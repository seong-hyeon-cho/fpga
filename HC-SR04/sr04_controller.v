==> flow/design.v <==
`timescale 1ns / 1ps
module sr04_controller (
    input         clk,
    input         rst,
    input         start,
    input         echo,
    output        trig,
    output [15:0]  dist,
    output        dist_done
);
wire o_tick;
distance U_distance(
    .clk(clk),
    .rst(rst),
    .echo(echo),
    .i_tick(o_tick),
    .dist(dist),
    .dist_done(dist_done)
);
tick_gen_1Mhz U_tick_gen(
    .clk(clk),
    .rst(rst),
    .o_tick_1mhz(o_tick)
);
start_trigger U_start(
    .clk(clk),
    .rst(rst),
    .i_tick(o_tick),
    .start_btn(start),
    .sr04_tigger(trig)
);
endmodule
module tick_gen_1Mhz (
    input  clk,
    input  rst,
    output o_tick_1mhz
);
    parameter F_COUNT = (100);   
    reg [$clog2(F_COUNT) -1 : 0] count_reg;
    reg tick_reg;
    assign o_tick_1mhz = tick_reg;
    always @(posedge clk, posedge rst) begin
        if (rst) begin
            count_reg <= 0;
            tick_reg  <= 0;
        end else begin
            if (count_reg == F_COUNT) begin
                count_reg <= 0;
                tick_reg  <= 1;
            end else begin
                count_reg <= count_reg + 1;
                tick_reg  <= 0;
            end
        end
    end
endmodule
module start_trigger (
    input  clk,
    input  rst,
    input  i_tick,
    input  start_btn,
    output sr04_tigger
);
    reg sr04_trigg_reg, sr04_trigg_next;
    reg [7:0] count_reg, count_next;
    reg start_reg, start_next;
    assign sr04_tigger = sr04_trigg_reg;
    always @(posedge clk, posedge rst) begin
        if (rst) begin
            start_reg      <= 0;
            sr04_trigg_reg <= 0;
            count_reg      <= 0;
            start_reg <=0;
        end else begin
            start_reg      <= start_next;
            sr04_trigg_reg <= sr04_trigg_next;
            count_reg      <= count_next;
        end
    end
    always @(*) begin
        start_next      = start_reg;
        sr04_trigg_next = sr04_trigg_reg;
        count_next      = count_reg;
        case (start_reg)
            0: begin
                count_next = 0;
                sr04_trigg_next = 0;
                if (start_btn) begin
                    start_next = 1;
                end
            end
            1: begin
                if (i_tick) begin
                    sr04_trigg_next = 1;
                    count_next = count_reg + 1;
                    if (count_reg == 10) begin   
                        start_next = 0;
                    end
                end
            end
        endcase
    end
endmodule
module distance (
    input clk,
    input rst,
    input echo,
    input i_tick,
    output [15:0] dist,
    output dist_done
);
    reg [15:0] count_reg;
    reg [15:0] dist_reg;
    reg dist_done_reg;
    reg echo_d1, echo_d2;
    always @(posedge clk or posedge rst) begin
        if (rst) begin
            echo_d1 <= 0;
            echo_d2 <= 0;
        end else begin
            echo_d1 <= echo;
            echo_d2 <= echo_d1;
        end
    end
    wire rising_edge  = (echo_d1 == 1) && (echo_d2 == 0);
    wire falling_edge = (echo_d1 == 0) && (echo_d2 == 1);
    always @(posedge clk or posedge rst) begin
        if (rst) begin
            count_reg <= 0;
            dist_reg <= 0;
            dist_done_reg <= 0;
        end else if (rising_edge) begin
            count_reg <= 0;  
        end else if (echo && i_tick) begin
            count_reg <= count_reg + 1;
            end else if (falling_edge) begin
                dist_reg <= count_reg;
                dist_done_reg <= 1;
                end else begin
                    dist_done_reg <= 0;
        end
    end
    assign dist = dist_reg / 58;  
    assign dist_done = dist_done_reg;
endmodule
module start_trigger_2 (
    input  clk,
    input  rst,
    input  i_tick,
    input  start_btn,
    input echo,
    output [9:0] dist,
    output dist_done,
    output sr04_tigger
);
    reg sr04_trigg_reg, sr04_trigg_next;
    reg [7:0] count_reg, count_next;
    reg [$clog2(400*58)-1:0] dist_count_reg,dist_count_next;
    reg dist_done_reg,dist_done_next;
    reg [1:0] start_reg, start_next;
    assign sr04_tigger = sr04_trigg_reg;
    always @(posedge clk, posedge rst) begin
        if (rst) begin
            start_reg      <= 0;
            sr04_trigg_reg <= 0;
            count_reg      <= 0;
            dist_count_reg <=0;
            dist_done_reg <=0;
        end else begin
            start_reg      <= start_next;
            sr04_trigg_reg <= sr04_trigg_next;
            count_reg      <= count_next;
            dist_count_reg <= dist_count_next;
            dist_done_reg  <= dist_done_next;
        end
    end
    always @(*) begin
        dist_count_next = dist_count_reg;
        dist_done_next = dist_done_reg;
        start_next      = start_reg;
        sr04_trigg_next = sr04_trigg_reg;
        count_next      = count_reg;
        case (start_reg)
            0: begin
                count_next = 0;
                sr04_trigg_next = 0;
                dist_done_next = 0;
                if (start_btn) begin
                    start_next = 1;
                end
            end
            1: begin
                if (i_tick) begin
                    sr04_trigg_next = 1;
                    count_next = count_reg + 1;
                    if (count_reg == 10) begin   
                        start_next = 2;
                        dist_count_next =0;
                    end
                end
            end
            2:begin  
                if(echo&i_tick)begin
                    dist_count_next = dist_count_reg +1;
                end else if(~echo) begin
                    start_next = 3;
                end else begin
                    dist_count_next = dist_count_reg;
                end
            end
            3: begin  
                dist_count_next = dist_count_reg /58;
                dist_done_next = 1;
                start_next = 0;
            end
        endcase
    end
    assign dist = dist_count_reg;
    assign dist_done = dist_done_reg;
endmodule
# == Reports on start_trigger_2 ==
# Tool output for the design above, in the order of the flow.
# Lines are those of the file above, counted from 1.
# Operators: Yosys type, input widths -> output width; for muxes data width and select width s.
# Cell names lack the library's common part.
# Not given: -
# setup
top,start_trigger_2
clock,clk
cell_library,sky130hd
corner,tt_025C_1v80

# == Word level ==
# Yosys after proc, flatten, opt, wreduce and memory -nomap, before mapping. Memory bits, and registers merged into a memory's read port (data or address), are not among the register bits. Print and check cells are not counted. Equal cells are merged and count once.
# bits
rom_bits,0
latch_bits,0
clocked_rd_ports_x_width,0
mem_bits_rw,0
ff_bits,27
output_inout_bits,12
elab_cells,42
in_bits,5
n_memories,0
# classes
reduce_logical,6
eq_ne,10
add_sub_neg,2
mul,0
n_cmp,0
n_div,1
muxes,15
shifts,0
logic,3
# ops
operator,count
$div 15x6->32 const B,1
$pmux 15 s3,1
$mux 15,3
$pmux 8 s2,1
$add 15x1->15 const B,1
$ne 2x2->1 const B,6
$mux 2,5
$add 8x1->8 const B,1
$eq 8x4->1 const B,1
$pmux 2 s4,1
$mux 8,1
$reduce_and 5->1,1
$eq 2x2->1 const B,2
$reduce_or 2->1,2
$reduce_and 4->1,1
$pmux 1 s2,2
$not 1->1,2
$eq 2x1->1 const B,1
$logic_not 2->1,1
$reduce_and 2->1,1
$and 1x1->1,1
$mux 1,1

# == Logic depth ==
# Depth = most cells in a row (Yosys ltp): at word level without a register or memory, in the mapped netlist without a sequential cell, where the memories' decode and read muxes count.
# logic_depth
word_depth,4
ABC_AREA,0
depth_mapped,26
ltp_nobuf,23

# == Netlist ==
# Yosys stat after the flow's synthesis: flattened, memories mapped to cells. It holds for the ABC_AREA given above (unset counts as 0); a run with the other value may have another netlist.
# The area totals of this step are shown rounded.
# mapped
cells,492
synth_area_um2,3840
buffers,37
ffs,29
sequential_area_um2,727
# by_type
cell,count,type_area_um2
dfrtp_1,28,700.672
o21ai_0,40,200.192
nand2_1,45,168.912
nor2_1,32,120.115
a21oi_1,23,115.11
nor3_1,22,110.106
o21a_1,13,97.594
nand3_1,19,95.091
buf_4,12,90.086
ha_1,6,75.072
clkbuf_1,19,71.318
inv_1,19,71.318
xnor2_1,8,70.067
nor2b_1,11,68.816
a21o_1,8,60.058
mux2i_1,6,60.058
o211a_1,5,50.048
o211ai_2,4,50.048
# Not listed: further types 81, cells in them 172.

# == Worst setup path after synthesis ==
# Path of least setup slack by OpenSTA after synthesis, without wires, with an ideal clock, recovery checks aside; 20% of the period is set as input and as output delay. Where synthesis merged equal registers, the netlist keeps one of their names.
# synth_timing
path_kind,reg2reg
startpoint,reg dist_count_reg[10]
endpoint,reg dist_count_reg[0]
t_first_pin_ps,0
arrival_time_ps,5604
n_path_buf,1
t_required_ps,6498
stages,25
clock_period_ps,6630
delay_ps,5736
setup_time_ps,132
setup_slack_ps,894
synth_period_reached_ps,5736
# "delay_ps" is the arrival time less input delay plus setup time.
# "stages" counts driving pins, that of a launching flip-flop among them; a cell with two outputs on the path counts twice.
# "synth_period_reached_ps" is the clock period less the worst setup slack; recovery checks do not enter. This is arithmetic on one report: input and output delays are still those of the set period (20% each).
# The rows between start and end are the longest chain of elaborated cells between them; the timing report does not say that the signal goes this way. Where chains are equally long, one stands for them.
# A line is the first line of the expression or statement that the cell stems from. Yosys adds cells for indexed reads and writes and turns some case tables into memories.
# synth_between
cell_sequence,dfrtp_1 buf_4 o211ai_2 inv_1 ha_1 nand2b_1 o211a_1 or4_4 a211oi_4 o21ai_2 a211o_1 o31a_1 and2_4 o221a_4 nor3_4 nor3_1 a31oi_2 a21oi_2 or3_4 a31oi_4 a21oi_2 o21a_1 o311a_1 o221ai_1 a31oi_1
elab_chain_cells,2
cells_between,2
lines_between,2
classes_between,1 x div; 1 x mux
# synth_rtl
element,line_no,text
"start, declared",158,"reg [$clog2(400*58)-1:0] dist_count_reg,dist_count_next;"
"start, assigned",167,dist_count_reg <=0;
"start, assigned",173,dist_count_reg <= dist_count_next;
$div 15x6->32,212,dist_count_next = dist_count_reg /58;
$pmux 15 s3,183,case (start_reg)
"end, assigned",167,
"end, assigned",173,
"end, declared",158,

# == Timing after layout ==
# Path of least setup slack in the final report of flow run A (OpenROAD, finished layout, wires in). Where an end is a register, its clock arrival counts in the times.
# The path's times are printed in steps of 10 ps; the period is the one set.
# layout_timing
path_kind,reg2reg
startpoint,reg dist_count_reg[10]
endpoint,reg dist_count_reg[0]
arrival_time_ps,7300
t_required_ps,9120
stages,24
setup_time_ps,120
t_first_pin_ps,280
n_path_buf,0
setup_slack_ps,1820
clock_period_ps,8970
# The rows between start and end are the longest chain of elaborated cells between them; the timing report does not say that the signal goes this way. Where chains are equally long, one stands for them.
# layout_between
cell_sequence,dfrtp_1 o211ai_2 inv_1 ha_1 nand2b_1 o21ai_1 a21oi_1 o211ai_2 a2111o_1 a21o_1 a22oi_1 o21ai_2 a2bb2oi_2 nand2b_2 nand2b_2 a31oi_2 a21oi_2 or3_4 a31oi_4 a21oi_2 o21a_1 o311a_1 o221ai_1 a31oi_1
elab_chain_cells,2
cells_between,2
lines_between,2
classes_between,1 x div; 1 x mux
# layout_rtl
element,line_no,text
"start, declared",158,"reg [$clog2(400*58)-1:0] dist_count_reg,dist_count_next;"
"start, assigned",167,dist_count_reg <=0;
"start, assigned",173,dist_count_reg <= dist_count_next;
$div 15x6->32,212,dist_count_next = dist_count_reg /58;
$pmux 15 s3,183,case (start_reg)
"end, assigned",167,
"end, assigned",173,
"end, declared",158,

# start_trigger_2 through Yosys and OpenROAD on sky130hd: 2 stored runs, unordered, with their settings and measured results. The constraints put input and output delay at 20% of the set period each and load the outputs with 0.01 pF.
# "clock_period_reached_ps" is the run's clock period less its worst setup slack. It is reckoned from that one timing run; input and output delays stay at 20% of the period that was set.
# By "worst_path_allowed_less_slack_ps" is meant the share of the clock period that the worst setup path is allowed (20% is reserved at inputs, 20% at outputs), minus its slack. Clock arrival times at its registers enter into it.
# "totalPower_uw" is the tool's figure for a default switching activity; nothing was simulated.
# "worst_path_allowed_less_slack_ps" is known to 10 ps.
# The measured numbers are rounded.
# A setting shown as -- is not set for that run.
run,period_ns,CORE_UTILIZATION,SETUP_SLACK_MARGIN,PLACE_DENSITY_LB_ADDON,CORE_MARGIN,GPL_TIMING_DRIVEN,GPL_ROUTABILITY_DRIVEN,CTS_CLUSTER_SIZE,CTS_CLUSTER_DIAMETER,CAP_MARGIN,MIN_ROUTING_LAYER,SLEW_MARGIN,PLACE_DENSITY,TNS_END_PERCENT,MAX_ROUTING_LAYER,timing.setup.tns_ps,clock_period_reached_ps,final_cell_area_um2,die_um2,totalPower_uw,worst_path_allowed_less_slack_ps,path_kind,fin_ws_ps,ws_hold_ps,synthesis_area_um2,finalUtil_frac
flow run A,8.97,36,-0.24,0.12,6,1,1,22,246,15,met2,20,--,--,--,0,7149,4070,13300,276,7150,reg2reg,1820,498,3840,0.394
flow run B,4.09,31,0.05,--,3,--,--,69,--,30,met2,20,0.88,55,met5,-6390,6047,5880,13800,723,6050,reg2reg,-1960,507,3840,0.488
