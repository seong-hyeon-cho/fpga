==> flow/design.v <==
`timescale 1ns / 1ps
module dht11_controller (
    input        clk,
    input        rst,
    input        start,
    output       dht11_done,
    output       dht11_valid,   
    output [7:0] rhdata,        
    output [7:0] t_data,        
    output [3:0] led,
    inout        dht11_io
);
    wire w_tick;
    tick_gen_10us U_Tick (
        .clk(clk),
        .rst(rst),
        .o_tick(w_tick)
    );
    parameter IDLE = 0, START = 1, WAIT = 2, SYNC_DOWN = 3, SYNC_UP = 4, DATA_SYNC = 5, DATA_DETECT = 6, DATA_DECISION =7 ,STOP = 8,ERROR = 9;
    reg [3:0] c_state, n_state;
    reg [$clog2(1900)-1:0] t_count_reg, t_count_next;
    reg [$clog2(40)-1:0] data_count, data_count_next;
    reg dht11_reg, dht11_next;
    reg io_en_reg, io_en_next;
    reg [39:0] data_reg, data_next;
    reg [7:0] valid_reg, valid_next;
    reg checksum_reg, checksum_next;
    reg done_reg, done_next;
    assign led = c_state;
    assign dht11_io = (io_en_reg) ? dht11_reg : 1'bz;
    assign rhdata = data_reg[39:32];
    assign t_data = data_reg[23:16];
    assign dht11_valid = checksum_reg;
    assign dht11_done = done_reg;
    always @(posedge clk, posedge rst) begin
        if (rst) begin
            c_state      <= 0;
            t_count_reg  <= 0;
            dht11_reg    <= 1;
            io_en_reg    <= 1;
            valid_reg    <= 0;
            data_reg     <= 0;
            data_count   <= 0;
            done_reg     <= 0;
            checksum_reg <= 0;
        end else begin
            c_state      <= n_state;
            t_count_reg  <= t_count_next;
            dht11_reg    <= dht11_next;
            io_en_reg    <= io_en_next;
            valid_reg    <= valid_next;
            data_reg     <= data_next;
            data_count   <= data_count_next;
            done_reg     <= done_next;
            checksum_reg <= checksum_next;
        end
    end
    always @(*) begin
        n_state         = c_state;
        t_count_next    = t_count_reg;
        dht11_next      = dht11_reg;
        io_en_next      = io_en_reg;
        valid_next      = valid_reg;
        data_next       = data_reg;
        data_count_next = data_count;
        done_next       = done_reg;
        checksum_next   = checksum_reg;
        case (c_state)
            IDLE: begin
                dht11_next = 1;
                io_en_next = 1'b1;
                data_count_next = 0;
                if (start) begin
                    n_state = START;
                end
            end
            START: begin
                if (w_tick) begin
                    checksum_next = 0;
                    valid_next = 0;
                    done_next = 0;
                    dht11_next = 0;
                    if (t_count_reg == 1900 - 1) begin
                        n_state = WAIT;
                        t_count_next = 0;
                    end else begin
                        t_count_next = t_count_reg + 1;
                    end
                end
            end
            WAIT: begin
                dht11_next = 1;
                if (w_tick) begin
                    if (t_count_reg == 2) begin
                        n_state = SYNC_DOWN;
                        t_count_next = 0;
                        io_en_next = 0;
                    end else begin
                        t_count_next = t_count_reg + 1;
                    end
                end
            end
            SYNC_DOWN: begin   
                if (w_tick) begin
                    if (t_count_reg > 3) begin
                        if (dht11_io) begin
                            n_state = SYNC_UP;
                        end else t_count_next = t_count_reg + 1;
                    end else if (dht11_io) begin
                        n_state = ERROR;
                    end else t_count_next = t_count_reg + 1;
                end
            end
            SYNC_UP: begin
                t_count_next = 0;
                if (w_tick) begin
                    if (!dht11_io) begin
                        n_state = DATA_SYNC;
                    end
                end
            end
            DATA_SYNC: begin
                if (data_count != 40) begin
                    if (w_tick) begin
                        if (dht11_io) begin
                            n_state = DATA_DETECT;
                        end
                    end
                end else n_state = STOP;
            end
            DATA_DETECT: begin
                if (w_tick) begin
                    if (dht11_io) begin
                        t_count_next = t_count_reg + 1;
                    end else n_state = DATA_DECISION;
                end
            end
            DATA_DECISION: begin
                if (t_count_reg < 5) begin
                    data_next[39-data_count] = 0;
                    data_count_next = data_count + 1;
                    t_count_next = 0;
                    n_state = DATA_SYNC;
                end else begin
                    data_next[39-data_count] = 1;
                    data_count_next = data_count + 1;
                    t_count_next = 0;
                    n_state = DATA_SYNC;
                end
            end
            STOP: begin
                valid_next = data_reg[39:32] + data_reg[31:24] + data_reg[23:16] + data_reg[15:8];
                done_next = 1;
                checksum_next = (valid_next == data_reg[7:0]);
                if (w_tick) begin
                    if (t_count_reg == 5 - 1) begin
                        n_state = IDLE;
                    end else t_count_next = t_count_reg + 1;
                end
            end
            ERROR: begin
                if (w_tick) n_state = IDLE;
            end
        endcase
    end
endmodule
module tick_gen_10us (
    input  clk,
    input  rst,
    output o_tick
);
    parameter F_CNT = 1000;
    reg [$clog2(F_CNT) -1 : 0] count_reg;
    reg tick_reg;
    assign o_tick = tick_reg;
    always @(posedge clk or posedge rst) begin
        if (rst) begin
            count_reg <= 0;
            tick_reg  <= 0;
        end else begin
            if (count_reg == F_CNT - 1) begin
                count_reg <= 0;
                tick_reg  <= 1;
            end else begin
                count_reg <= count_reg + 1;
                tick_reg  <= 0;
            end
        end
    end
endmodule
# Step by step through the tools: dht11_controller
# The steps from the RTL of dht11_controller to its reports follow in flow order.
# Lines are those of the file above, counted from 1.
# Operators carry their Yosys type and port widths (W data, S select, Z words).
# Library cell names are shortened.
# Not given: -
[design]
top_module = "dht11_controller"
clk_port = "clk"
cell_library = "sky130hd"
pvt_corner = "tt_025C_1v80"

# After elaboration
# Source: Yosys, flattened and elaborated, memories not mapped. Widths are those after wreduce. Registers that Yosys merges into a memory's read port (data or address) are not register bits. Print and check cells do not count.
[word_totals]
output_inout_bits = 23
regBits = 76
elab_cells = 117
inputBits = 3
[classes]
logic = 4
shifts = 2
reduce_and_logical = 14
compare = 2
addsub = 8
n_mux = 43
equal = 34
[op_table]
columns = ["operator", "n"]
rows = [
  ["$mux W11", 10],
  ["$shift A1 B33 Y40 const A", 2],
  ["$or A40 B40 Y40", 2],
  ["$mux W4", 19],
  ["$pmux W11 S6", 1],
  ["$and A40 B40 Y40", 1],
  ["$not A40 Y40", 1],
  ["$pmux W4 S10", 1],
  ["$mux W40", 1],
  ["$neg A32 Y33", 1],
  ["$add A8 B8 Y8", 3],
  ["$ne A2 B2 Y1 const B", 9],
  ["$reduce_and A17 Y1", 1],
  ["$eq A4 B3 Y1 const B", 4],
  ["$ne A2 B1 Y1 const B", 7],
  ["$pmux W6 S2", 1],
  ["$add A11 B1 Y11 const B", 1],
  ["$eq A11 B11 Y1 const B", 1],
  ["$gt A11 B2 Y1 const B", 1],
  ["$eq A11 B2 Y1 const B", 1],
  ["$lt A11 B3 Y1 const B", 1],
  ["$eq A11 B3 Y1 const B", 1],
  ["$add A10 B1 Y10 const B", 1],
  ["$eq A10 B10 Y1 const B", 1],
  ["$reduce_bool A10 Y1", 1],
  ["$mux W10", 1],
  ["$reduce_and A9 Y1", 1],
  ["$reduce_bool A2 Y1", 4],
]
# Not listed: further kinds 16, cells in them 28.

# Longest topological paths
# Depth = most cells in a row (Yosys ltp): at word level without a register or memory, in the mapped netlist without a sequential cell, where the memories' decode and read muxes count.
[depth]
word_depth = 7
abc_area = 0
depth_mapped = 13
ltp_nobuf = 12

# Netlist
# Source: synth_stat.txt of the flow (Yosys; design flattened, memories mapped). It holds for the ABC_AREA given above (unset counts as 0); a run with the other value may have another netlist.
[mapped]
area_um2 = 5257.5
flip_flops = 75
sequential_area_um2 = 1878.1
cell_count = 533
buf_cells = 36
[types]
columns = ["cell", "n", "area_total_um2"]
rows = [
  ["dfrtp_1", 74, 1.85E+03],
  ["mux2_2", 33, 371.606],
  ["ha_1", 25, 312.8],
  ["fa_1", 14, 280.269],
  ["xnor2_1", 21, 183.926],
  ["nor2_1", 44, 165.158],
  ["nand2_1", 36, 135.13],
  ["buf_4", 17, 127.622],
  ["nand4_1", 16, 100.096],
  ["nor3_2", 10, 100.096],
  ["o211ai_1", 13, 97.594],
  ["xor2_1", 11, 96.342],
  ["mux2_1", 8, 90.086],
  ["nor3_1", 18, 90.086],
  ["nand2b_1", 13, 81.328],
  ["nand3_1", 16, 80.077],
  ["o21ai_0", 14, 70.067],
  ["a21oi_1", 13, 65.062],
]
# Other cell types: 50; their cells: 137.
# By module: a second synthesis without flattening, with its own total; a netlist apart from the flattened one above.
[unflattened]
cells_unflattened = 550
hier_area_um2 = 5450.2
# Rows give one instance, submodules left out.
[by_module]
columns = ["module", "cells", "seq_area_um2", "area_um2", "n_inst"]
rows = [
  ["dht11_controller", 502, 1602.8, 4937.2, 1],
  ["tick_gen_10us", 48, 275.3, 513.0, 1],
]

# Path before layout
# OpenSTA on the mapped netlist: ideal clock, no wires. The path of least setup slack (recovery checks aside). Input and output delay are each 20% of the period. Register names are those of the netlist, which keeps one name where synthesis merged equal registers.
[synth_timing]
path_type = "flip-flop to flip-flop"
from = "register data_count[3]"
to = "register (name not given)"
arrival_ps = 3526
launch_ps = 0
setup_slack_ps = 1587
setup_ps = 128
path_delay_ps = 3654
n_path_buf = 2
tclk_ps = 5240
stages = 13
t_required_ps = 5112
period_less_setup_slack_ps = 3653
# "path_delay_ps" is the arrival time less input delay plus setup time.
# "stages": output pins that drive a net of the path, with the launching flip-flop's if there is one; two outputs of one cell count as two.
# "period_less_setup_slack_ps" = period - worst setup slack (recovery checks aside). The figure is calculated, with input and output delays left at 20% of the set period.
[synth_between]
cell_sequence = "dfrtp_1 buf_2 inv_1 ha_1 clkbuf_1 or3_1 nand2b_1 ha_1 nand4b_1 nor4_1 o211ai_2 nor4b_2 mux2_1"
[synth_rtl]
columns = ["element", "line", "rtl"]
rows = [
  ["start, declared", 22, "reg [$clog2(40)-1:0] data_count, data_count_next;"],
  ["start, assigned", 43, "data_count   <= 0;"],
  ["start, assigned", 53, "data_count   <= data_count_next;"],
]
# No chain of elaborated cells between the ends is given.

# Path in the finished layout
# From the final timing report of run A: the path of least setup slack in the routed layout; clock arrival at registers is part of the times.
# The report prints the path's times to 10 ps; the period is as set.
[layout_timing]
path_type = "flip-flop to flip-flop"
from = "register data_count[3]"
to = "register (name not given)"
n_path_buf = 2
arrival_ps = 4660
stages = 13
setup_slack_ps = 2130
t_required_ps = 6790
setup_ps = 110
tclk_ps = 6570
launch_ps = 340
[layout_between]
cell_sequence = "dfrtp_1 buf_2 inv_1 ha_1 clkbuf_1 or3_1 nand2b_1 ha_1 nand4b_1 nor4_1 o2111ai_1 nor2_1 mux2_2"
[layout_rtl]
columns = ["element", "line", "rtl"]
rows = [
  ["start, declared", 22, "reg [$clog2(40)-1:0] data_count, data_count_next;"],
  ["start, assigned", 43, "data_count   <= 0;"],
  ["start, assigned", 53, "data_count   <= data_count_next;"],
]
# No chain of elaborated cells between the ends is given.

# dht11_controller through Yosys and OpenROAD on sky130hd: 2 stored runs, unordered, with their settings and measured results. The constraints put input and output delay at 20% of the set period each and load the outputs with 0.01 pF.
# "achieved_period_ps" means the clock period less the worst setup slack. The figure is calculated, with input and output delays left at 20% of the set period.
# "worst_setup_path_time_ps" means the part of the period allowed to the worst setup path (the constraints hold back 20% at inputs and 20% at outputs) less its slack; where the path has registers, the arrival times of their clocks count too.
# "totalPower_mw": no workload was simulated; the value follows from the tool's default switching activity.
# "worst_setup_path_time_ps" is known to 10 ps.

[[run]]
name = "run A"
[run.settings]
period_ns = 6.57
CORE_UTILIZATION = 30
SETUP_SLACK_MARGIN = 0.66
PLACE_DENSITY_LB_ADDON = 0.17
CORE_MARGIN = 2
CELL_PAD_IN_SITES_DETAIL_PLACEMENT = 2
TNS_END_PERCENT = 70
GPL_TIMING_DRIVEN = 0
CTS_CLUSTER_SIZE = 50
CAP_MARGIN = 10
SLEW_MARGIN = 0
MIN_ROUTING_LAYER = "met2"
[run.results]
synthesis_area_um2 = 5257.5
final_util_pct = 35.8
holdWs_ps = 457
worst_setup_path_time_ps = 4440
path_kind = "flip-flop to flip-flop"
totalPower_mw = 1.027
setup_ws_ps = 2135
die_area_um2 = 18599.5
achieved_period_ps = 4435

[[run]]
name = "run B"
[run.settings]
period_ns = 5.96
CORE_UTILIZATION = 71
PLACE_DENSITY_LB_ADDON = 0.28
CELL_PAD_IN_SITES_DETAIL_PLACEMENT = 2
TNS_END_PERCENT = 5
GPL_TIMING_DRIVEN = 0
CTS_CLUSTER_SIZE = 35
CTS_CLUSTER_DIAMETER = 144
CAP_MARGIN = 35
SLEW_MARGIN = 20
MAX_ROUTING_LAYER = "met4"
CORE_MARGIN = 2
[run.results]
outcome = "stopped before the end: placement reported DPL-0033"
